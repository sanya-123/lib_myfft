==> flow/design.v <==
`timescale 1ns / 1ps
module interconnect_data_to_sFFT_R4 #( parameter SIZE_BUFFER = 1, 
                                    parameter DATA_FFT_SIZE = 16
                                    )
    (
        i_clk,
        i_reset,
        i_in_data_i,
        i_in_data_q,
        i_valid,
        i_fft_wayt_data,
        o_out_data_i,
        o_out_data_q,
        o_outvalid,
        i_counter_data,
        o_wayt_data_fft3
    );
    input i_clk;
    input i_reset;
    input [DATA_FFT_SIZE-1:0] i_in_data_i;
    input [DATA_FFT_SIZE-1:0] i_in_data_q;
    input i_valid;
    input i_fft_wayt_data;
    output [DATA_FFT_SIZE-1:0] o_out_data_i;
    output [DATA_FFT_SIZE-1:0] o_out_data_q;
    output o_outvalid;
    input [SIZE_BUFFER:0] i_counter_data;
    output reg o_wayt_data_fft3; 
    initial o_wayt_data_fft3 = 1;
    localparam NFFT = 1 << SIZE_BUFFER;
    reg [DATA_FFT_SIZE-1:0] buff1_in_data_i [NFFT/4-1:0];
    reg [DATA_FFT_SIZE-1:0] buff1_in_data_q [NFFT/4-1:0];
    reg [DATA_FFT_SIZE-1:0] buff2_in_data_i [NFFT/4-1:0];
    reg [DATA_FFT_SIZE-1:0] buff2_in_data_q [NFFT/4-1:0];
    reg [DATA_FFT_SIZE-1:0] buff3_in_data_i [NFFT/4-1:0];
    reg [DATA_FFT_SIZE-1:0] buff3_in_data_q [NFFT/4-1:0];
    reg [1:0] path = 2'b00;
    reg valid_outher_path = 1'b0;
    reg [DATA_FFT_SIZE-1:0] data_for_fft_i;
    reg [DATA_FFT_SIZE-1:0] data_for_fft_q;
    assign o_outvalid = path == 2'b00 ? ((i_counter_data[1:0] == 2'b00) & i_valid) : valid_outher_path;
    assign o_out_data_i = path == 2'b00 ? i_in_data_i : data_for_fft_i;
    assign o_out_data_q = path == 2'b00 ? i_in_data_q : data_for_fft_q;
    reg [SIZE_BUFFER:0] counter_resive1 = 0;
    reg [SIZE_BUFFER:0] counter_resive2 = 0;
    reg [SIZE_BUFFER:0] counter_resive3 = 0;
    reg [SIZE_BUFFER:0] counter_send1 = 0;
    reg [SIZE_BUFFER:0] counter_send2 = 0;
    reg [SIZE_BUFFER:0] counter_send3 = 0;
    always @(posedge i_clk)
    begin
        if(i_reset)
        begin
            counter_send1 <= 0;
            counter_send2 <= 0;
            counter_send3 <= 0;
            counter_resive1 <= 0;
            counter_resive2 <= 0;
            counter_resive3 <= 0;
            path <= 2'b00;
            valid_outher_path <= 1'b0;
            o_wayt_data_fft3 <= 1'b1;
        end
        else
        begin
            if((path == 2'b00) & i_valid)
            begin
                o_wayt_data_fft3 <= 1'b1;
                case(i_counter_data[1:0])
                    2'b01 : begin
                        buff1_in_data_i[counter_resive1] <= i_in_data_i;
                        buff1_in_data_q[counter_resive1] <= i_in_data_q;
                        counter_resive1 <= counter_resive1 + 1;
                    end
                    2'b10 : begin
                        buff2_in_data_i[counter_resive2] <= i_in_data_i;
                        buff2_in_data_q[counter_resive2] <= i_in_data_q;
                        counter_resive2 <= counter_resive2 + 1;
                    end
                    2'b11 : begin
                        buff3_in_data_i[counter_resive3] <= i_in_data_i;
                        buff3_in_data_q[counter_resive3] <= i_in_data_q;
                        counter_resive3 <= counter_resive3 + 1;
                    end
                endcase
                if((counter_resive3 == (NFFT/4-1)) && (i_counter_data[1:0] == 2'b11))
                begin
                    path <= 2'b01;
                    counter_send1 <= 0;
                    counter_send2 <= 0;
                    counter_send3 <= 0;
                end
                valid_outher_path <= 1'b0;
            end
            else if((path == 2'b01) & (i_fft_wayt_data))
            begin
                data_for_fft_i <= buff1_in_data_i[counter_send1];
                data_for_fft_q <= buff1_in_data_q[counter_send1];
                if(counter_send1 < (NFFT/4)) counter_send1 <= counter_send1 + 1;
                if(counter_send1 == (NFFT/4))
                begin
                    path <= 2'b10;
                    counter_resive1 <= 0;
                end
                else
                begin
                    valid_outher_path <= 1'b1;
                    o_wayt_data_fft3 <= 1'b1;
                end
            end
            else if((path == 2'b10) & (i_fft_wayt_data))
            begin
                data_for_fft_i <= buff2_in_data_i[counter_send2];
                data_for_fft_q <= buff2_in_data_q[counter_send2];
                if(counter_send2 < (NFFT/4)) counter_send2 <= counter_send2 + 1;
                if(counter_send2 == (NFFT/4))
                begin
                    path <= 2'b11;
                    counter_resive2 <= 0;
                end
                else
                begin
                    valid_outher_path <= 1'b1;
                    o_wayt_data_fft3 <= 1'b1;
                end
            end
            else if((path == 2'b11) & (i_fft_wayt_data))
            begin
                data_for_fft_i <= buff3_in_data_i[counter_send3];
                data_for_fft_q <= buff3_in_data_q[counter_send3];
                if(counter_send3 < (NFFT/4)) counter_send3 <= counter_send3 + 1;
                if(counter_send3 == (NFFT/4))
                begin
                    o_wayt_data_fft3 <= 1'b0;
                    path <= 2'b00;
                    counter_resive3 <= 0;
                end
                else
                begin
                    valid_outher_path <= 1'b1;
                    o_wayt_data_fft3 <= 1'b1;
                end
            end
            else
            begin
                o_wayt_data_fft3 <= 1'b1;
                valid_outher_path <= 1'b0;
            end
        end
    end
endmodule
=== Reports on interconnect_data_to_sFFT_R4 ===
The steps from the RTL of interconnect_data_to_sFFT_R4 to its reports follow in flow order.
Lines are those of the file above, counted from 1.
Operators carry their Yosys type and port widths (W data, S select, Z words).
Cell names lack the library's common part.
Not given: --

* Top: interconnect_data_to_sFFT_R4
* Clock: i_clk
* Standard-cell library: sky130hd
* Library corner: tt_025C_1v80

=== Word level ===
Source: Yosys, flattened and elaborated, memories not mapped. Widths are those after wreduce. Registers that Yosys merges into a memory's read port (data or address) are not register bits. Print and check cells do not count. Equal cells are merged and count once.
Memory sizes are those after Yosys's memory passes, which may raise the word count (mostly to a power of two), join words into wider ones and drop unused or constant bits.

* Output and inout bits: 34
* Register bits after elaboration: 48
* Memory bits (writable): 192
* Word width x clocked read ports: 0
* Memory cells: 6
* Bits in read-only memories: 0
* Latch bits: 0

{| class="wikitable"
|+ Memory list
! memory !! words !! bits a word !! rd ports !! wr ports !! RTL line !! text
|-
| buff1_in_data_i || 2 || 16 || 1 || 1 || 31 || <nowiki>reg [DATA_FFT_SIZE-1:0] buff1_in_data_i [NFFT/4-1:0];</nowiki>
|-
| buff1_in_data_q || 2 || 16 || 1 || 1 || 32 || <nowiki>reg [DATA_FFT_SIZE-1:0] buff1_in_data_q [NFFT/4-1:0];</nowiki>
|-
| buff2_in_data_i || 2 || 16 || 1 || 1 || 33 || <nowiki>reg [DATA_FFT_SIZE-1:0] buff2_in_data_i [NFFT/4-1:0];</nowiki>
|-
| buff2_in_data_q || 2 || 16 || 1 || 1 || 34 || <nowiki>reg [DATA_FFT_SIZE-1:0] buff2_in_data_q [NFFT/4-1:0];</nowiki>
|-
| buff3_in_data_i || 2 || 16 || 1 || 1 || 35 || <nowiki>reg [DATA_FFT_SIZE-1:0] buff3_in_data_i [NFFT/4-1:0];</nowiki>
|-
| buff3_in_data_q || 2 || 16 || 1 || 1 || 36 || <nowiki>reg [DATA_FFT_SIZE-1:0] buff3_in_data_q [NFFT/4-1:0];</nowiki>
|}

* Magnitude comparators: 3
* Reductions and logical operators: 24
* Shifts and indexed selects: 0
* Add/subtract/negate cells: 6
* Equal/unequal tests: 16
* Bitwise operators: 9
* Muxes and demuxes: 87
* Multiply operators: 0
* Divide/modulo/power cells: 0

{| class="wikitable"
|+ Operators with widths
! cell !! number
|-
| $mux W16 || 26
|-
| $mux W2 || 41
|-
| $mux W1 || 20
|-
| $reduce_and A5 Y1 || 3
|-
| $add A2 B1 Y2 const B || 6
|-
| $reduce_bool A2 Y1 || 6
|-
| $reduce_and A3 Y1 || 4
|-
| $logic_not A2 Y1 || 5
|-
| $ne A2 B1 Y1 const B || 4
|-
| $eq A2 B2 Y1 const B || 4
|-
| $reduce_and A4 Y1 || 2
|-
| $lt A2 B1 Y1 const B || 3
|-
| $ne A2 B2 Y1 const B || 3
|-
| $reduce_bool A3 Y1 || 2
|-
| $and A1 B1 Y1 || 5
|-
| $not A1 Y1 || 4
|-
| $eq A2 B1 Y1 const B || 2
|-
| $ne A4 B4 Y1 const B || 1
|-
| $ne A3 B2 Y1 const B || 1
|-
| $ne A3 B3 Y1 const B || 1
|-
| $reduce_and A2 Y1 || 1
|-
| $reduce_or A2 Y1 || 1
|}

=== Logic depth ===
Yosys ltp: most cells in a row. Word level: on the elaborated netlist, between registers, memories and ports. Mapped: between sequential cells and ports; inverters and the memories' decode and read muxes count.

* Word-level depth: 6
* ABC_AREA: 0
* Mapped depth: 6
* Mapped depth without buffers: 5

=== After synthesis ===
Yosys stat after the flow's synthesis: flattened, memories mapped to cells. It holds for the ABC_AREA given above (unset counts as 0); a run with the other value may have another netlist.
Totals and module areas in this step are rounded.

{| class="wikitable"
|+ Cell types
! cell !! number !! total area (um2)
|-
| edfxtp_1 || 128 || 3.84E+03
|-
| mux2_2 || 32 || 360.346
|-
| a221o_1 || 32 || 320.307
|-
| and3_1 || 33 || 206.448
|-
| dfxtp_1 || 9 || 180.173
|-
| clkbuf_1 || 13 || 48.797
|-
| inv_1 || 11 || 41.29
|-
| ha_1 || 3 || 37.536
|-
| a21oi_1 || 5 || 25.024
|-
| buf_2 || 5 || 25.024
|-
| buf_6 || 2 || 22.522
|-
| nand2_1 || 6 || 22.522
|-
| mux2i_1 || 2 || 20.019
|-
| or3b_1 || 2 || 17.517
|-
| nand3_1 || 3 || 15.014
|-
| nand3b_1 || 2 || 15.014
|-
| o211ai_1 || 2 || 15.014
|-
| nand2b_1 || 2 || 12.512
|}

Other cell types: 15; their cells: 18.

* Chip area (Yosys): 0.0054 mm2
* Buffer cells: 20
* Standard cells after synthesis: 310
* Flip-flop cells: 137

=== Path before layout ===
Path of least setup slack by OpenSTA after synthesis, without wires, with an ideal clock, recovery checks aside; 20% of the period is set as input and as output delay. Where synthesis merged equal registers, the netlist keeps one of their names.

* Path type: in2reg
* From: in i_valid
* To: mem (no name shown)
* Stages: 3
* Clock period: 10.9 ns
* Path slack: 4.636 ns
* External input delay: 2.180 ns
* Delay of the path: 4.085 ns
* Required time: 10.398 ns
* Time at the first pin: 2.180 ns
* Buffers on the path: 1
* Data arrival time: 5.763 ns
* Setup time: 0.502 ns
* Synthesis period reached: 6.264 ns

"delay of the path" is the arrival time less input delay plus setup time.
"stages" counts driving pins, that of a launching flip-flop among them; a cell with two outputs on the path counts twice.
"synthesis period reached" = period - worst setup slack (recovery checks aside). The figure is calculated, with input and output delays left at 20% of the set period.
The rows between start and end are the longest chain of elaborated cells between them; the timing report does not say that the signal goes this way. Where chains are equally long, one stands for them.
Each line given opens the expression or statement behind the cell; cells for indexed reads and writes are added by Yosys, which also makes memories of some case tables.
The path ends at the enable pin of a flip-flop; only ways to that pin are counted.

* Cell sequence: or3b_1 > buf_6 > nor4_1
* Length of the longest elaborated chain: 3
* Elaborated cells on any way between the ends: 5
* Source lines of those cells: 2
* Classes of those cells: mux: 4; logic: 1

{| class="wikitable"
|+ RTL lines, path after synthesis
! what !! RTL line !! text
|-
| start: declaration || 22 || <nowiki>input i_valid;</nowiki>
|-
| $and A1 B1 Y1 || 66 || <nowiki>if((path == 2'b00) & i_valid)</nowiki>
|-
| $mux W2 || 66 ||
|-
| $mux W2 || 52 || <nowiki>if(i_reset)</nowiki>
|}

=== Worst path after layout ===
Path of least setup slack in the final report of flow run A (OpenROAD, finished layout, wires in). Where an end is a register, its clock arrival counts in the times.

* Path type: reg2out
* From: reg path[1]
* To: out o_out_data_i[15]
* Required time: 2.95 ns
* Buffers on the path: 1
* Clock period: 3.69 ns
* Stages: 4
* Time at the first pin: 0.42 ns
* External output delay: 0.74 ns
* Path slack: 0.19 ns
* Data arrival time: 2.77 ns

The rows between start and end are the longest chain of elaborated cells between them; the timing report does not say that the signal goes this way. Where chains are equally long, one stands for them.
At most two assigning lines are given for a register; there are more.

* Cell sequence: dfxtp_1 > or2_2 > mux2_2 > clkdlybuf4s50_1
* Length of the longest elaborated chain: 2
* Elaborated cells on any way between the ends: 2
* Classes of those cells: mux: 1; reduce/logical: 1

{| class="wikitable"
|+ RTL lines, path after layout
! what !! RTL line !! text
|-
| start: declaration || 37 || <nowiki>reg [1:0] path = 2'b00;</nowiki>
|-
| start: assignment || 60 || <nowiki>path <= 2'b00;</nowiki>
|-
| start: assignment || 88 || <nowiki>path <= 2'b01;</nowiki>
|-
| $logic_not A2 Y1 || 42 || <nowiki>assign o_out_data_i = path == 2'b00 ? i_in_data_i : data_for_fft_i;</nowiki>
|-
| $mux W16 || 42 ||
|-
| end: declaration || 24 || <nowiki>output [DATA_FFT_SIZE-1:0] o_out_data_i;</nowiki>
|}

# Flow runs of interconnect_data_to_sFFT_R4

Below are 2 stored runs of the flow (Yosys, OpenROAD; platform sky130hd) on interconnect_data_to_sFFT_R4, each with its settings and what was measured, unordered. Constraints: input delay and output delay 20% of the set period each, output load 0.01 pF.
"time of the worst setup path" = time allowed to the worst setup path (clock period - input delay - output delay, where it has them) - its slack; a late launch clock adds to it, a late capture clock takes from it.
The results are shown rounded.

=== Flow run A ===
{| class="wikitable"
! Setting !! Value
|-
| period_ns || 3.69
|-
| CORE_UTILIZATION || 29
|-
| PLACE_DENSITY_LB_ADDON || 0.14
|-
| CORE_MARGIN || 10
|-
| GPL_TIMING_DRIVEN || 1
|-
| CTS_CLUSTER_SIZE || 81
|-
| MAX_ROUTING_LAYER || met4
|-
| CAP_MARGIN || 20
|-
| SLEW_MARGIN || 20
|-
! Result !! Value
|-
| Chip area in the Yosys report || 0.0054 mm2
|-
| Die area || 0.024 mm2
|-
| Post-layout utilization || 39 %
|-
| Lowest setup slack || 0.19 ns
|-
| Time of the worst setup path || 2.77 ns
|-
| Critical path kind || reg2out
|}

=== Flow run B ===
{| class="wikitable"
! Setting !! Value
|-
| period_ns || 7.07
|-
| CORE_UTILIZATION || 68
|-
| SETUP_SLACK_MARGIN || 1.49
|-
| PLACE_DENSITY_LB_ADDON || 0.3
|-
| CORE_ASPECT_RATIO || 0.81
|-
| CORE_MARGIN || 4
|-
| CELL_PAD_IN_SITES_DETAIL_PLACEMENT || 2
|-
| TNS_END_PERCENT || 25
|-
| ABC_AREA || 1
|-
| GPL_TIMING_DRIVEN || 0
|-
| GPL_ROUTABILITY_DRIVEN || 0
|-
| CAP_MARGIN || 15
|-
| MIN_ROUTING_LAYER || met2
|-
| SLEW_MARGIN || 20
|}
Incomplete, placement halted on DPL-0033.
