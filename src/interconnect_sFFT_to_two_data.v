==> flow/design.v <==
`timescale 1ns / 1ps
module interconnect_sFFT_to_two_data #( parameter SIZE_BUFFER = 1, 
                                        parameter DATA_FFT_SIZE = 16
                                    )
    (
        i_clk,
        i_reset,
        i_fft_valid,
        i_data_from_fft_i,
        i_data_from_fft_q,
        i_flag_ready_recive_chet,
        i_flag_ready_recive_Nchet,
        o_data_fft_chet_i,
        o_data_fft_chet_q,
        o_data_fft_Nchet_i,
        o_data_fft_Nchet_q,
        o_complete_chet,
        o_complete_Nchet,
        o_resiveFromSecond
    );
    input i_clk;
    input i_reset;
    input i_fft_valid;
    input [DATA_FFT_SIZE-1:0] i_data_from_fft_i;
    input [DATA_FFT_SIZE-1:0] i_data_from_fft_q;
    input i_flag_ready_recive_chet;
    input i_flag_ready_recive_Nchet;
    output reg [DATA_FFT_SIZE-1:0] o_data_fft_chet_i;
    output reg [DATA_FFT_SIZE-1:0] o_data_fft_chet_q;
    output [DATA_FFT_SIZE-1:0] o_data_fft_Nchet_i;
    output [DATA_FFT_SIZE-1:0] o_data_fft_Nchet_q;
    output reg o_complete_chet;
    output o_complete_Nchet;
    output o_resiveFromSecond;
    initial o_complete_chet = 0;
    localparam NFFT = 1 << SIZE_BUFFER;
    reg [DATA_FFT_SIZE-1:0] data_from_chet_i[NFFT/2-1:0];
    reg [DATA_FFT_SIZE-1:0] data_from_chet_q[NFFT/2-1:0];
    reg left_data = 1'b1;
    reg [SIZE_BUFFER:0] counter_send = 0;
    reg [SIZE_BUFFER-1:0] counter_resive_l = 0;
    assign o_complete_Nchet = left_data ? 0 : i_fft_valid;
    assign o_data_fft_Nchet_i = left_data ? 0 : i_data_from_fft_i;
    assign o_data_fft_Nchet_q = left_data ? 0 : i_data_from_fft_q;
    assign o_resiveFromSecond = left_data ? 1 : i_flag_ready_recive_Nchet;
    always @(posedge i_clk)
    begin : sendDataFFT_Chet
        if(i_reset)
        begin
            o_complete_chet <= 0;
            counter_send <= 0;
        end
        else
        begin
            if(((counter_resive_l == 1) | o_complete_chet) & i_flag_ready_recive_chet)
            begin
                if(counter_send < (NFFT/2))     counter_send <= counter_send + 1;
                else                            counter_send <= 0;
                if(counter_send < (NFFT/2))     o_data_fft_chet_i <= data_from_chet_i[counter_send];
                if(counter_send < (NFFT/2))     o_data_fft_chet_q <= data_from_chet_q[counter_send];
            end
            else
            begin
                counter_send <= 1;
                o_data_fft_chet_i <= data_from_chet_i[0];
                o_data_fft_chet_q <= data_from_chet_q[0];
            end
            if(o_complete_chet == 1'b0)
            begin
                if(counter_resive_l == 1)    o_complete_chet <= 1;
            end
            else if((counter_send == (NFFT/2-1)) & i_flag_ready_recive_chet)  o_complete_chet <= 0;
        end
    end
    always @(posedge i_clk)
    begin
        if(i_reset)
        begin
            left_data <= 1'b1;
            counter_resive_l <= 0;
        end
        else if(i_fft_valid)
        begin
            if(left_data)
            begin
                data_from_chet_i[counter_resive_l] <= i_data_from_fft_i;
                data_from_chet_q[counter_resive_l] <= i_data_from_fft_q;
                counter_resive_l <= counter_resive_l + 1;
                if(counter_resive_l == (NFFT/2-1))
                begin
                    left_data <= 1'b0;
                    counter_resive_l <= 0;
                end
            end
            else
            begin
                if((counter_send == (NFFT/2)))   left_data <= 1'b1;
                counter_resive_l <= 0;
            end
        end
        else
        begin
            if((counter_send == (NFFT/2)))   left_data <= 1'b1;
            counter_resive_l <= 0;
        end
    end
endmodule
# Tool chain data of interconnect_sFFT_to_two_data
# Tool output for the design above, in the order of the flow.
# Line numbers count from 1 in the design file above.
# Operators carry their Yosys type and port widths (W data, S select, Z words).
# Cell names lack the library's common part.
# A cell with n/a has no value.
# design
design,interconnect_sFFT_to_two_data
clock,i_clk
lib,sky130hd
lib_corner,tt_025C_1v80

# After elaboration
# Yosys after proc, flatten, opt, wreduce and memory -nomap, before mapping. Memory bits, and registers merged into a memory's read port (data or address), are not among the register bits. Print and check cells are not counted. Equal cells are merged and count once.
# Memory sizes are those after Yosys's memory passes, which may raise the word count (mostly to a power of two), join words into wider ones and drop unused or constant bits.
# bits
regBits,37
ramBits,32
mem_count,2
input_bits,37
out_inout_bits,67
word_cells,54
# classes
n_addsub,2
n_cmp,1
eq_ne,2
muxes,26
n_logic,9
reduce_and_logical,5
# mem_list
memory,words,word_bits,rd,write_ports,line,text
data_from_chet_i,1,16,2,1,37,reg [DATA_FFT_SIZE-1:0] data_from_chet_i[NFFT/2-1:0];
data_from_chet_q,1,16,2,1,38,reg [DATA_FFT_SIZE-1:0] data_from_chet_q[NFFT/2-1:0];
# op_table
op,n
$mux W16,12
$mux W1,14
$not A1 Y1,6
$reduce_or A4 Y1,1
$reduce_or A3 Y1,1
$and A1 B1 Y1,2
$add A2 B1 Y2 const B,1
$lt A2 B1 Y1 const B,1
$eq A2 B1 Y1 const B,1
$ne A2 B1 Y1 const B,1
$logic_not A2 Y1,1
$reduce_and A2 Y1,1
$reduce_bool A2 Y1,1
$add A1 B1 Y1 const B,1
$or A1 B1 Y1,1

# Logic depth
# Longest topological path by Yosys (ltp), each cell counted once; first at word level (registers and memories cut), then after technology mapping (sequential cells cut; the memories' decode and read muxes count).
# depth
ltp_word,4
ABC_AREA,1
depth_mapped,5
depth_no_buf,5

# Mapped cells and area
# The flow's flattened synthesis, as Yosys stat reports it; memories are mapped. The netlist is that of the ABC_AREA named above (0 if unset); the other value can give another one.
# Totals and module areas in this step are rounded.
# by_type
type,n,area_total_um2
edfxtp_1,64,1.92E+03
inv_1,37,138.883
nor2_1,35,131.376
dfxtp_1,5,100.096
buf_6,4,45.043
ha_1,3,37.536
nand2_1,7,26.275
o21ai_0,3,15.014
nor3_2,1,10.01
nor2_2,1,6.256
or2_1,1,6.256
a21oi_1,1,5.005
nand3_1,1,5.005
conb_1,1,3.754
inv_2,1,3.754
# synth_totals
stdcells,165
mapped_area_um2,2460
sequential_area_um2,2020
ff_cells,69
n_buf,4

# Path before layout
# Source: OpenSTA report_checks on the synthesized netlist (no wires, ideal clock, input and output delay 20% of the period each), path of least setup slack; recovery checks are left aside. Register names are those of the netlist, which keeps one name where synthesis merged equal registers.
# synth_path
kind,input to register
start,input i_fft_valid
end,memory data_from_chet_i[0][0]
tclk_ns,3.37
input_delay_ns,0.674
setup_time_ns,0.416
t_first_pin_ns,0.674
arrival_time_ns,1.986
required_ns,2.954
setup_slack_ns,0.968
delay_ns,1.728
stages,2
path_buffers,0
period_less_setup_slack_ns,2.402
# "delay_ns" = arrival - input delay + setup time.
# "stages": output pins that drive a net of the path, with the launching flip-flop's if there is one; two outputs of one cell count as two.
# "period_less_setup_slack_ns" = period - worst setup slack (recovery checks aside). The figure is calculated, with input and output delays left at 20% of the set period.
# The rows between start and end are the longest chain of elaborated cells between them; the timing report does not say that the signal goes this way. Where chains are equally long, one stands for them.
# Each line given opens the expression or statement behind the cell; cells for indexed reads and writes are added by Yosys, which also makes memories of some case tables.
# The path ends at the enable pin of a flip-flop; only ways to that pin are counted.
# synth_via
path_cell_list,inv_1 -> nor3_2
elab_chain_cells,2
cells_between,2
cone_lines,2
classes_between,2 x mux
# synth_lines
item,line,text
from (decl),23,input i_fft_valid;
$mux W1,82,else if(i_fft_valid)
$mux W1,77,if(i_reset)
to (decl),37,reg [DATA_FFT_SIZE-1:0] data_from_chet_i[NFFT/2-1:0];

# Worst path after layout
# Path of least setup slack in the final report of flow run 1 (OpenROAD, finished layout, wires in). Where an end is a register, its clock arrival counts in the times.
# layout_path
kind,input to output
start,input i_data_from_fft_q[7]
end,output o_data_fft_Nchet_q[7]
tclk_ns,2.45
input_delay_ns,0.49
out_delay_ns,0.49
t_first_pin_ns,0.49
arrival_time_ns,1.73
required_ns,1.96
setup_slack_ns,0.23
stages,4
path_buffers,2
# The rows between start and end are the longest chain of elaborated cells between them; the timing report does not say that the signal goes this way. Where chains are equally long, one stands for them.
# layout_via
path_cell_list,clkdlybuf4s50_1 -> inv_1 -> nor2_1 -> clkdlybuf4s50_1
elab_chain_cells,1
cells_between,1
cone_lines,1
classes_between,1 x mux
# layout_lines
item,line,text
from (decl),25,input [DATA_FFT_SIZE-1:0] i_data_from_fft_q;
$mux W16,44,assign o_data_fft_Nchet_q = left_data ? 0 : i_data_from_fft_q;
to (decl),31,output [DATA_FFT_SIZE-1:0] o_data_fft_Nchet_q;

Wiki page: interconnect_sFFT_to_two_data / flow data

Stored flow runs of interconnect_sFFT_to_two_data (2 of them; Yosys, OpenROAD, sky130hd). They differ in their settings and are not a sequence. Constraints: input delay and output delay 20% of the set period each, output load 0.01 pF.
"achievedPeriod_ns" means the clock period less the worst setup slack. The figure is calculated, with input and output delays left at 20% of the set period.
"worst_path_ns" means the part of the period allowed to the worst setup path (the constraints hold back 20% at inputs and 20% at outputs) less its slack; where the path has registers, the arrival times of their clocks count too.
By "fin_power_mw" is meant OpenSTA's value without simulated activity: inputs other than the clock are taken to toggle once in ten clock periods, and the tool carries that through the logic.
Results are given in rounded form.

Flow run 1, flow files:
==> flow/run.sh <==
#!/bin/bash
# the make line also repeats the synthesis and layout settings of config.mk as NAME=value (left out here)
make -C /OpenROAD-flow-scripts/flow DESIGN_CONFIG=/design/flow/config.mk WORK_HOME=/design/flow/orfs CLKGATE_MAP_FILE= finish
==> flow/config.mk <==
export PLATFORM = sky130hd
export DESIGN_NAME = interconnect_sFFT_to_two_data
export DESIGN_NICKNAME = interconnect_sFFT_to_two_data
export VERILOG_FILES = /design/flow/design.v
export SDC_FILE = /design/flow/constraint.sdc
export NUM_CORES = 4
export LEC_CHECK = 0
export ABC_AREA = 1
export CAP_MARGIN = 10
export CELL_PAD_IN_SITES_GLOBAL_PLACEMENT = 2
export CORE_ASPECT_RATIO = 1.54
export CORE_MARGIN = 2
export CORE_UTILIZATION = 48
export CTS_CLUSTER_DIAMETER = 168
export CTS_CLUSTER_SIZE = 52
export PLACE_DENSITY = 0.55
export SETUP_SLACK_MARGIN = -0.17
export SLEW_MARGIN = 35
export TNS_END_PERCENT = 35
==> flow/constraint.sdc <==
create_clock -name core_clock -period 2.45 [get_ports {i_clk}]
set_input_delay 0.4900 -clock core_clock [delete_from_list [all_inputs] [get_ports {i_clk}]]
set_output_delay 0.4900 -clock core_clock [all_outputs]
set_load 0.01 [all_outputs]

==> results of flow run 1, as CSV <==
result,value
final_hold_ws_ns,0.419
design.die.area_um2,5720
fin_power_mw,2.81
achievedPeriod_ns,2.219
layout_utilization_pct,76.8
ws_setup_ns,0.231
worst_path_ns,1.24
worst_path_kind,"input to output"
tns_setup_ns,0.000
layout_stdcell_area_um2,3810
synthesis_area_um2,2460

Flow run 2, flow files:
==> flow/run.sh <==
#!/bin/bash
# the make line also repeats the synthesis and layout settings of config.mk as NAME=value (left out here)
make -C /OpenROAD-flow-scripts/flow DESIGN_CONFIG=/design/flow/config.mk WORK_HOME=/design/flow/orfs CLKGATE_MAP_FILE= finish
==> flow/config.mk <==
export PLATFORM = sky130hd
export DESIGN_NAME = interconnect_sFFT_to_two_data
export DESIGN_NICKNAME = interconnect_sFFT_to_two_data
export VERILOG_FILES = /design/flow/design.v
export SDC_FILE = /design/flow/constraint.sdc
export NUM_CORES = 4
export LEC_CHECK = 0
export CAP_MARGIN = 35
export CELL_PAD_IN_SITES_DETAIL_PLACEMENT = 1
export CORE_MARGIN = 2
export CORE_UTILIZATION = 43
export MAX_ROUTING_LAYER = met4
export PLACE_DENSITY_LB_ADDON = 0.02
export SETUP_SLACK_MARGIN = 0.55
export SLEW_MARGIN = 20
export TNS_END_PERCENT = 70
==> flow/constraint.sdc <==
create_clock -name core_clock -period 4.03 [get_ports {i_clk}]
set_input_delay 0.8060 -clock core_clock [delete_from_list [all_inputs] [get_ports {i_clk}]]
set_output_delay 0.8060 -clock core_clock [all_outputs]
set_load 0.01 [all_outputs]

==> results of flow run 2, as CSV <==
result,value
achievedPeriod_ns,2.851
ws_setup_ns,1.18
layout_stdcell_area_um2,3770
worst_path_ns,1.24
worst_path_kind,"input to output"
synthesis_area_um2,2390
final_hold_ws_ns,0.421
tns_setup_ns,0.000
fin_power_mw,1.61
design.die.area_um2,6160
layout_utilization_pct,69.3
