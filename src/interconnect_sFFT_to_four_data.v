==> flow/design.v <==
`timescale 1ns / 1ps
module interconnect_sFFT_to_four_data #( parameter SIZE_BUFFER = 1, 
                                        parameter DATA_FFT_SIZE = 16
                                    )
    (
        i_clk,
        i_reset,
        i_fft_valid,
        i_data_from_fft_i,
        i_data_from_fft_q,
        i_flag_ready_recive_fft0,
        i_flag_ready_recive_fft1,
        i_flag_ready_recive_fft2,
        i_flag_ready_recive_fft3,
        o_data_fft0_i,
        o_data_fft0_q,
        o_data_fft1_i,
        o_data_fft1_q,
        o_data_fft2_i,
        o_data_fft2_q,
        o_data_fft3_i,
        o_data_fft3_q,
        o_complete_fft0,
        o_complete_fft1,
        o_complete_fft2,
        o_complete_fft3,
        o_resiveFromSecond
    );
    input i_clk;
    input i_reset;
    input i_fft_valid;
    input [DATA_FFT_SIZE-1:0] i_data_from_fft_i;
    input [DATA_FFT_SIZE-1:0] i_data_from_fft_q;
    input i_flag_ready_recive_fft0;
    input i_flag_ready_recive_fft1;
    input i_flag_ready_recive_fft2;
    input i_flag_ready_recive_fft3;
    output reg [DATA_FFT_SIZE-1:0] o_data_fft0_i;
    output reg [DATA_FFT_SIZE-1:0] o_data_fft0_q;
    output reg [DATA_FFT_SIZE-1:0] o_data_fft1_i;
    output reg [DATA_FFT_SIZE-1:0] o_data_fft1_q;
    output reg [DATA_FFT_SIZE-1:0] o_data_fft2_i;
    output reg [DATA_FFT_SIZE-1:0] o_data_fft2_q;
    output [DATA_FFT_SIZE-1:0] o_data_fft3_i;
    output [DATA_FFT_SIZE-1:0] o_data_fft3_q;
    output reg o_complete_fft0;
    output reg o_complete_fft1;
    output reg o_complete_fft2;
    output o_complete_fft3;
    output o_resiveFromSecond;
    initial o_complete_fft0 = 0;
    initial o_complete_fft1 = 0;
    initial o_complete_fft2 = 0;
    localparam NFFT = 1 << SIZE_BUFFER;
    reg [DATA_FFT_SIZE-1:0] data_from_fft0_i[NFFT/4-1:0];
    reg [DATA_FFT_SIZE-1:0] data_from_fft0_q[NFFT/4-1:0];
    reg [DATA_FFT_SIZE-1:0] data_from_fft1_i[NFFT/4-1:0];
    reg [DATA_FFT_SIZE-1:0] data_from_fft1_q[NFFT/4-1:0];
    reg [DATA_FFT_SIZE-1:0] data_from_fft2_i[NFFT/4-1:0];
    reg [DATA_FFT_SIZE-1:0] data_from_fft2_q[NFFT/4-1:0];
    reg [SIZE_BUFFER:0] counter_send0 = 0;
    reg [SIZE_BUFFER:0] counter_send1 = 0;
    reg [SIZE_BUFFER:0] counter_send2 = 0;
    reg [SIZE_BUFFER-1:0] counter_resive0 = 0;
    reg [SIZE_BUFFER-1:0] counter_resive1 = 0;
    reg [SIZE_BUFFER-1:0] counter_resive2 = 0;
    reg [1:0] path = 2'b00;
    assign o_complete_fft3 = path == 2'b11 ? i_fft_valid : 0;
    assign o_data_fft3_i = path == 2'b11 ? i_data_from_fft_i : 0;
    assign o_data_fft3_q = path == 2'b11 ? i_data_from_fft_q : 0;
    assign o_resiveFromSecond = path == 2'b11 ? i_flag_ready_recive_fft3 : 1;
    always @(posedge i_clk)
    begin : sendDataFFT_0
        if(i_reset)
        begin
            o_complete_fft0 <= 0;
            counter_send0 <= 0;
        end
        else
        begin
            if(((counter_resive0 == 1) | o_complete_fft0) & i_flag_ready_recive_fft0)
            begin
                if(counter_send0 < (NFFT/4))    counter_send0 <= counter_send0 + 1;
                else                            counter_send0 <= 0;
                if(counter_send0 < (NFFT/4))    o_data_fft0_i <= data_from_fft0_i[counter_send0];
                if(counter_send0 < (NFFT/4))    o_data_fft0_q <= data_from_fft0_q[counter_send0];
            end
            else
            begin
                counter_send0 <= 1;
                o_data_fft0_i <= data_from_fft0_i[0];
                o_data_fft0_q <= data_from_fft0_q[0];
            end
            if(o_complete_fft0 == 1'b0)
            begin
                if(counter_resive0 == 1)    o_complete_fft0 <= 1;
            end
            else if((counter_send0 == (NFFT/4-1)) & i_flag_ready_recive_fft0)  o_complete_fft0 <= 0;
        end
    end
    always @(posedge i_clk)
    begin : sendDataFFT_1
        if(i_reset)
        begin
            o_complete_fft1 <= 0;
            counter_send1 <= 0;
        end
        else
        begin
            if(((counter_resive1 == 1) | o_complete_fft1) & i_flag_ready_recive_fft1)
            begin
                if(counter_send1 < (NFFT/4))    counter_send1 <= counter_send1 + 1;
                else                            counter_send1 <= 0;
                if(counter_send1 < (NFFT/4))    o_data_fft1_i <= data_from_fft1_i[counter_send1];
                if(counter_send1 < (NFFT/4))    o_data_fft1_q <= data_from_fft1_q[counter_send1];
            end
            else
            begin
                counter_send1 <= 0;
                o_data_fft1_i <= data_from_fft1_i[0];
                o_data_fft1_q <= data_from_fft1_q[0];
            end
            if(o_complete_fft1 == 1'b0)
            begin
                if(counter_resive1 == 1)    o_complete_fft1 <= 1;
            end
            else if((counter_send1 == (NFFT/4-1)) & i_flag_ready_recive_fft1)  o_complete_fft1 <= 0;
        end
    end
    always @(posedge i_clk)
    begin : sendDataFFT_2
        if(i_reset)
        begin
            o_complete_fft2 <= 0;
            counter_send2 <= 0;
        end
        else
        begin
            if(((counter_resive2 == 1) | o_complete_fft2) & i_flag_ready_recive_fft2)
            begin
                if(counter_send2 < (NFFT/4))    counter_send2 <= counter_send2 + 1;
                else                            counter_send2 <= 0;
                if(counter_send2 < (NFFT/4))    o_data_fft2_i <= data_from_fft2_i[counter_send2];
                if(counter_send2 < (NFFT/4))    o_data_fft2_q <= data_from_fft2_q[counter_send2];
            end
            else
            begin
                counter_send2 <= 0;
                o_data_fft2_i <= data_from_fft2_i[0];
                o_data_fft2_q <= data_from_fft2_q[0];
            end
            if(o_complete_fft2 == 1'b0)
            begin
                if(counter_resive2 == 1)    o_complete_fft2 <= 1;
            end
            else if((counter_send2 == (NFFT/4-1)) & i_flag_ready_recive_fft2)  o_complete_fft2 <= 0;
        end
    end
    always @(posedge i_clk)
    begin
        if(i_reset)
        begin
            path <= 2'b00;
            counter_resive0 <= 0;
            counter_resive1 <= 0;
            counter_resive2 <= 0;
        end
        else if(i_fft_valid)
        begin
            if(path == 2'b00)
            begin
                data_from_fft0_i[counter_resive0] <= i_data_from_fft_i;
                data_from_fft0_q[counter_resive0] <= i_data_from_fft_q;
                counter_resive0 <= counter_resive0 + 1;
                if(counter_resive0 == (NFFT/4-1))
                begin
                    path <= 2'b01;
                    counter_resive0 <= 0;
                end
            end
            else if(path == 2'b01)
            begin
                data_from_fft1_i[counter_resive1] <= i_data_from_fft_i;
                data_from_fft1_q[counter_resive1] <= i_data_from_fft_q;
                counter_resive1 <= counter_resive1 + 1;
                if(counter_resive1 == (NFFT/4-1))
                begin
                    path <= 2'b10;
                    counter_resive1 <= 0;
                end
            end
            else if(path == 2'b10)
            begin
                data_from_fft2_i[counter_resive2] <= i_data_from_fft_i;
                data_from_fft2_q[counter_resive2] <= i_data_from_fft_q;
                counter_resive2 <= counter_resive2 + 1;
                if(counter_resive2 == (NFFT/4-1))
                begin
                    path <= 2'b11;
                    counter_resive2 <= 0;
                end
            end
            else
            begin
                if((counter_send2 == (NFFT/4)))   path <= 2'b00;
                counter_resive0 <= 0;
                counter_resive1 <= 0;
                counter_resive2 <= 0;
            end
        end
        else
        begin
            if((counter_send2 == (NFFT/4)))   path <= 2'b00;
            counter_resive0 <= 0;
            counter_resive1 <= 0;
            counter_resive2 <= 0;
        end
    end
endmodule
* Reports on interconnect_sFFT_to_four_data
Tool output for the design above, in the order of the flow.
Line numbers count from 1 in the design file above.
Operators carry their Yosys type and port widths (W data, S select, Z words).
Library cell names are shortened.
The mark n/a stands for no value.
- Design top :: interconnect_sFFT_to_four_data
- Clock input :: i_clk
- Standard-cell library :: sky130hd
- Corner :: tt_025C_1v80

* Word-level counts
Counts by Yosys on the flattened word-level netlist (proc, flatten, opt, wreduce; memories kept). Register bits leave out memories and registers merged into their read ports (data or address). Print and check cells are left out. Cells with the same type and inputs are merged into one.
Memory sizes are those after Yosys's memory passes, which may raise the word count (mostly to a power of two), join words into wider ones and drop unused or constant bits.
- Eq/ne operators :: 12
- Bitwise logic cells :: 16
- Reduce/logical cells :: 13
- $lt $le $gt $ge :: 3
- Add/subtract/negate cells :: 6
- Muxes and demuxes :: 70
** Operators by type and width (count)
- $mux W16 :: 26
- $mux W1 :: 39
- $ne A2 B2 Y1 const B :: 6
- $reduce_and A2 Y1 :: 6
- $not A1 Y1 :: 10
- $mux W2 :: 5
- $reduce_or A3 Y1 :: 3
- $add A2 B1 Y2 const B :: 3
- $lt A2 B1 Y1 const B :: 3
- $ne A2 B1 Y1 const B :: 3
- $eq A2 B2 Y1 const B :: 2
- $logic_not A2 Y1 :: 2
- $add A1 B1 Y1 const B :: 3
- $and A1 B1 Y1 :: 3
- $or A1 B1 Y1 :: 3
- $reduce_and A3 Y1 :: 1
- $eq A2 B1 Y1 const B :: 1
- $reduce_or A2 Y1 :: 1
- Word-level cells :: 137
- Flip-flop bits (word level) :: 14
- Word width x clocked read ports :: 96
- Memories :: 6
- Memory bits (writable) :: 192
** Memories
- data_from_fft0_i :: depth 2, bits a word 16, rd ports 1, wr ports 1, RTL line 55 : reg [DATA_FFT_SIZE-1:0] data_from_fft0_i[NFFT/4-1:0];
- data_from_fft0_q :: depth 2, bits a word 16, rd ports 1, wr ports 1, RTL line 56 : reg [DATA_FFT_SIZE-1:0] data_from_fft0_q[NFFT/4-1:0];
- data_from_fft1_i :: depth 2, bits a word 16, rd ports 1, wr ports 1, RTL line 57 : reg [DATA_FFT_SIZE-1:0] data_from_fft1_i[NFFT/4-1:0];
- data_from_fft1_q :: depth 2, bits a word 16, rd ports 1, wr ports 1, RTL line 58 : reg [DATA_FFT_SIZE-1:0] data_from_fft1_q[NFFT/4-1:0];
- data_from_fft2_i :: depth 2, bits a word 16, rd ports 1, wr ports 1, RTL line 59 : reg [DATA_FFT_SIZE-1:0] data_from_fft2_i[NFFT/4-1:0];
- data_from_fft2_q :: depth 2, bits a word 16, rd ports 1, wr ports 1, RTL line 60 : reg [DATA_FFT_SIZE-1:0] data_from_fft2_q[NFFT/4-1:0];

* Depth
Yosys ltp: most cells in a row. Word level: on the elaborated netlist, between registers, memories and ports. Mapped: between sequential cells and ports; inverters and the memories' decode and read muxes count.
- Depth in word-level cells :: 6
- ABC_AREA :: 0
- Mapped depth :: 2
- Depth with buffers taken out :: 2

* Synthesis result
Yosys stat after the flow's synthesis: flattened, memories mapped to cells. It holds for the ABC_AREA given above (unset counts as 0); a run with the other value may have another netlist.
Totals and module areas in this step are rounded.
- Mapped cells :: 173
- Synthesis area :: 2760 um^2
- Sequential part of the area :: 1960 um^2
- Flip-flop cells :: 66
** Cells by type
- edfxtp_1 :: count 64, area in all 1.92E+03 um^2
- buf_4 :: count 100, area in all 750.72 um^2
- dfxtp_1 :: count 2, area in all 40.038 um^2
- nor3b_1 :: count 2, area in all 15.014 um^2
- a21oi_2 :: count 1, area in all 8.758 um^2
- conb_1 :: count 2, area in all 7.507 um^2
- nor2b_1 :: count 1, area in all 6.256 um^2
- or2_1 :: count 1, area in all 6.256 um^2

* Worst setup path after synthesis
OpenSTA on the mapped netlist: ideal clock, no wires. The path of least setup slack (recovery checks aside). Input and output delay are each 20% of the period. Register names are those of the netlist, which keeps one name where synthesis merged equal registers.
- Kind :: input to register
- Start point :: input port i_reset
- End point :: memory (no name shown)
- Data arrival time :: 3.259 ns
- Required time :: 3.942 ns
- Period :: 4.41 ns
- Library setup time :: 0.468 ns
- Path delay :: 2.845 ns
- Path buffers :: 0
- Stages on the path :: 1
- Setup slack :: 0.683 ns
- Synthesis period reached :: 3.727 ns
"path delay" is the arrival time less input delay plus setup time.
"stages on the path": output pins that drive a net of the path, with the launching flip-flop's if there is one; two outputs of one cell count as two.
"synthesis period reached" is the clock period less the worst setup slack; recovery checks do not enter. This is arithmetic on one report: input and output delays are still those of the set period (20% each).
Between the ends stands the longest chain of elaborated cells between them, by number of cells; it is not shown to be the way that was timed. Of several equally long chains one is given.
A line is the first line of the expression or statement that the cell stems from. Yosys adds cells for indexed reads and writes and turns some case tables into memories.
The path ends at the enable pin of a flip-flop; only ways to that pin are counted.
- Cell sequence :: nor3b_1
- Cells in the longest elaborated chain :: 1
- Elaborated cells on any way between the ends :: 2
- Source lines of those cells :: 1
** RTL lines, path after synthesis
- start, declared :: RTL line 30 : input i_reset;
- $mux W1 :: RTL line 161 : if(i_reset)

* Path in the finished layout
From the final timing report of run 1: the path of least setup slack in the routed layout; clock arrival at registers is part of the times.
- Kind :: register to output
- Start point :: register o_data_fft0_q[2]
- End point :: output port o_data_fft0_q[2]
- Path buffers :: 1
- Period :: 2.59 ns
- Data arrival time :: 1.21 ns
- Setup slack :: 0.86 ns
- Stages on the path :: 2
- Required time :: 2.07 ns
- Cell sequence :: edfxtp_1 -> clkdlybuf4s50_1
- Cells in the longest elaborated chain :: 0
- Elaborated cells on any way between the ends :: 0
- Source lines of those cells :: 0
** RTL lines, path post-layout
- start, declared :: RTL line 39 : output reg [DATA_FFT_SIZE-1:0] o_data_fft0_q;
- end, declared :: RTL line 39

## Implementation results

2 stored runs of interconnect_sFFT_to_four_data in the flow (synthesis by Yosys, layout by OpenROAD, sky130hd cells), in arbitrary order. Constraints: input delay and output delay 20% of the set period each, output load 0.01 pF.
"achieved clock period" = clock period - worst setup slack. The figure is calculated, with input and output delays left at 20% of the set period.
"time used up by the worst setup path" means the part of the period allowed to the worst setup path (the constraints hold back 20% at inputs and 20% at outputs) less its slack; where the path has registers, the arrival times of their clocks count too.
"total power after layout" is the tool's figure for a default switching activity; nothing was simulated.
Results are given in rounded form.

* Run 1
** Files
==> flow/run.sh <==
#!/bin/bash
# the make line also repeats the synthesis and layout settings of config.mk as NAME=value (left out here)
make -C /OpenROAD-flow-scripts/flow DESIGN_CONFIG=/design/flow/config.mk WORK_HOME=/design/flow/orfs CLKGATE_MAP_FILE= finish
==> flow/config.mk <==
export PLATFORM = sky130hd
export DESIGN_NAME = interconnect_sFFT_to_four_data
export DESIGN_NICKNAME = interconnect_sFFT_to_four_data
export VERILOG_FILES = /design/flow/design.v
export SDC_FILE = /design/flow/constraint.sdc
export NUM_CORES = 4
export LEC_CHECK = 0
export CAP_MARGIN = 15
export CORE_MARGIN = 2
export CORE_UTILIZATION = 19
export CTS_CLUSTER_DIAMETER = 72
export CTS_CLUSTER_SIZE = 92
export GPL_TIMING_DRIVEN = 1
export MIN_ROUTING_LAYER = met2
export PLACE_DENSITY = 0.68
export SETUP_SLACK_MARGIN = -0.18
export SLEW_MARGIN = 20
export TNS_END_PERCENT = 25
==> flow/constraint.sdc <==
create_clock -name core_clock -period 2.59 [get_ports {i_clk}]
set_input_delay 0.5180 -clock core_clock [delete_from_list [all_inputs] [get_ports {i_clk}]]
set_output_delay 0.5180 -clock core_clock [all_outputs]
set_load 0.01 [all_outputs]
** Results
- Post-synthesis cell area :: 2,760 um^2
- Final utilization :: 0.252
- Final worst hold slack :: 0.415 ns
- Time used up by the worst setup path :: 1.21 ns
- Type of the worst setup path :: register to output
- Die outline area :: 15,500 um^2
- Achieved clock period :: 1.730 ns
- Worst slack on setup checks :: 0.860 ns
- Total negative slack :: 0.000 ns
- Standard-cell area after routing :: 3,610 um^2
- Total power after layout :: 2.63 mW

* Run 2
** Files
==> flow/run.sh <==
#!/bin/bash
# the make line also repeats the synthesis and layout settings of config.mk as NAME=value (left out here)
make -C /OpenROAD-flow-scripts/flow DESIGN_CONFIG=/design/flow/config.mk WORK_HOME=/design/flow/orfs CLKGATE_MAP_FILE= finish
==> flow/config.mk <==
export PLATFORM = sky130hd
export DESIGN_NAME = interconnect_sFFT_to_four_data
export DESIGN_NICKNAME = interconnect_sFFT_to_four_data
export VERILOG_FILES = /design/flow/design.v
export SDC_FILE = /design/flow/constraint.sdc
export NUM_CORES = 4
export LEC_CHECK = 0
export CAP_MARGIN = 35
export CELL_PAD_IN_SITES_DETAIL_PLACEMENT = 0
export CELL_PAD_IN_SITES_GLOBAL_PLACEMENT = 3
export CORE_MARGIN = 2
export CORE_UTILIZATION = 52
export GPL_ROUTABILITY_DRIVEN = 0
export MAX_ROUTING_LAYER = met4
export PLACE_DENSITY_LB_ADDON = 0.23
export SETUP_SLACK_MARGIN = 0.15
export SLEW_MARGIN = 25
export TNS_END_PERCENT = 45
==> flow/constraint.sdc <==
create_clock -name core_clock -period 6.96 [get_ports {i_clk}]
set_input_delay 1.3920 -clock core_clock [delete_from_list [all_inputs] [get_ports {i_clk}]]
set_output_delay 1.3920 -clock core_clock [all_outputs]
set_load 0.01 [all_outputs]
** Results
No final report: placement broke off with FLW-0024.
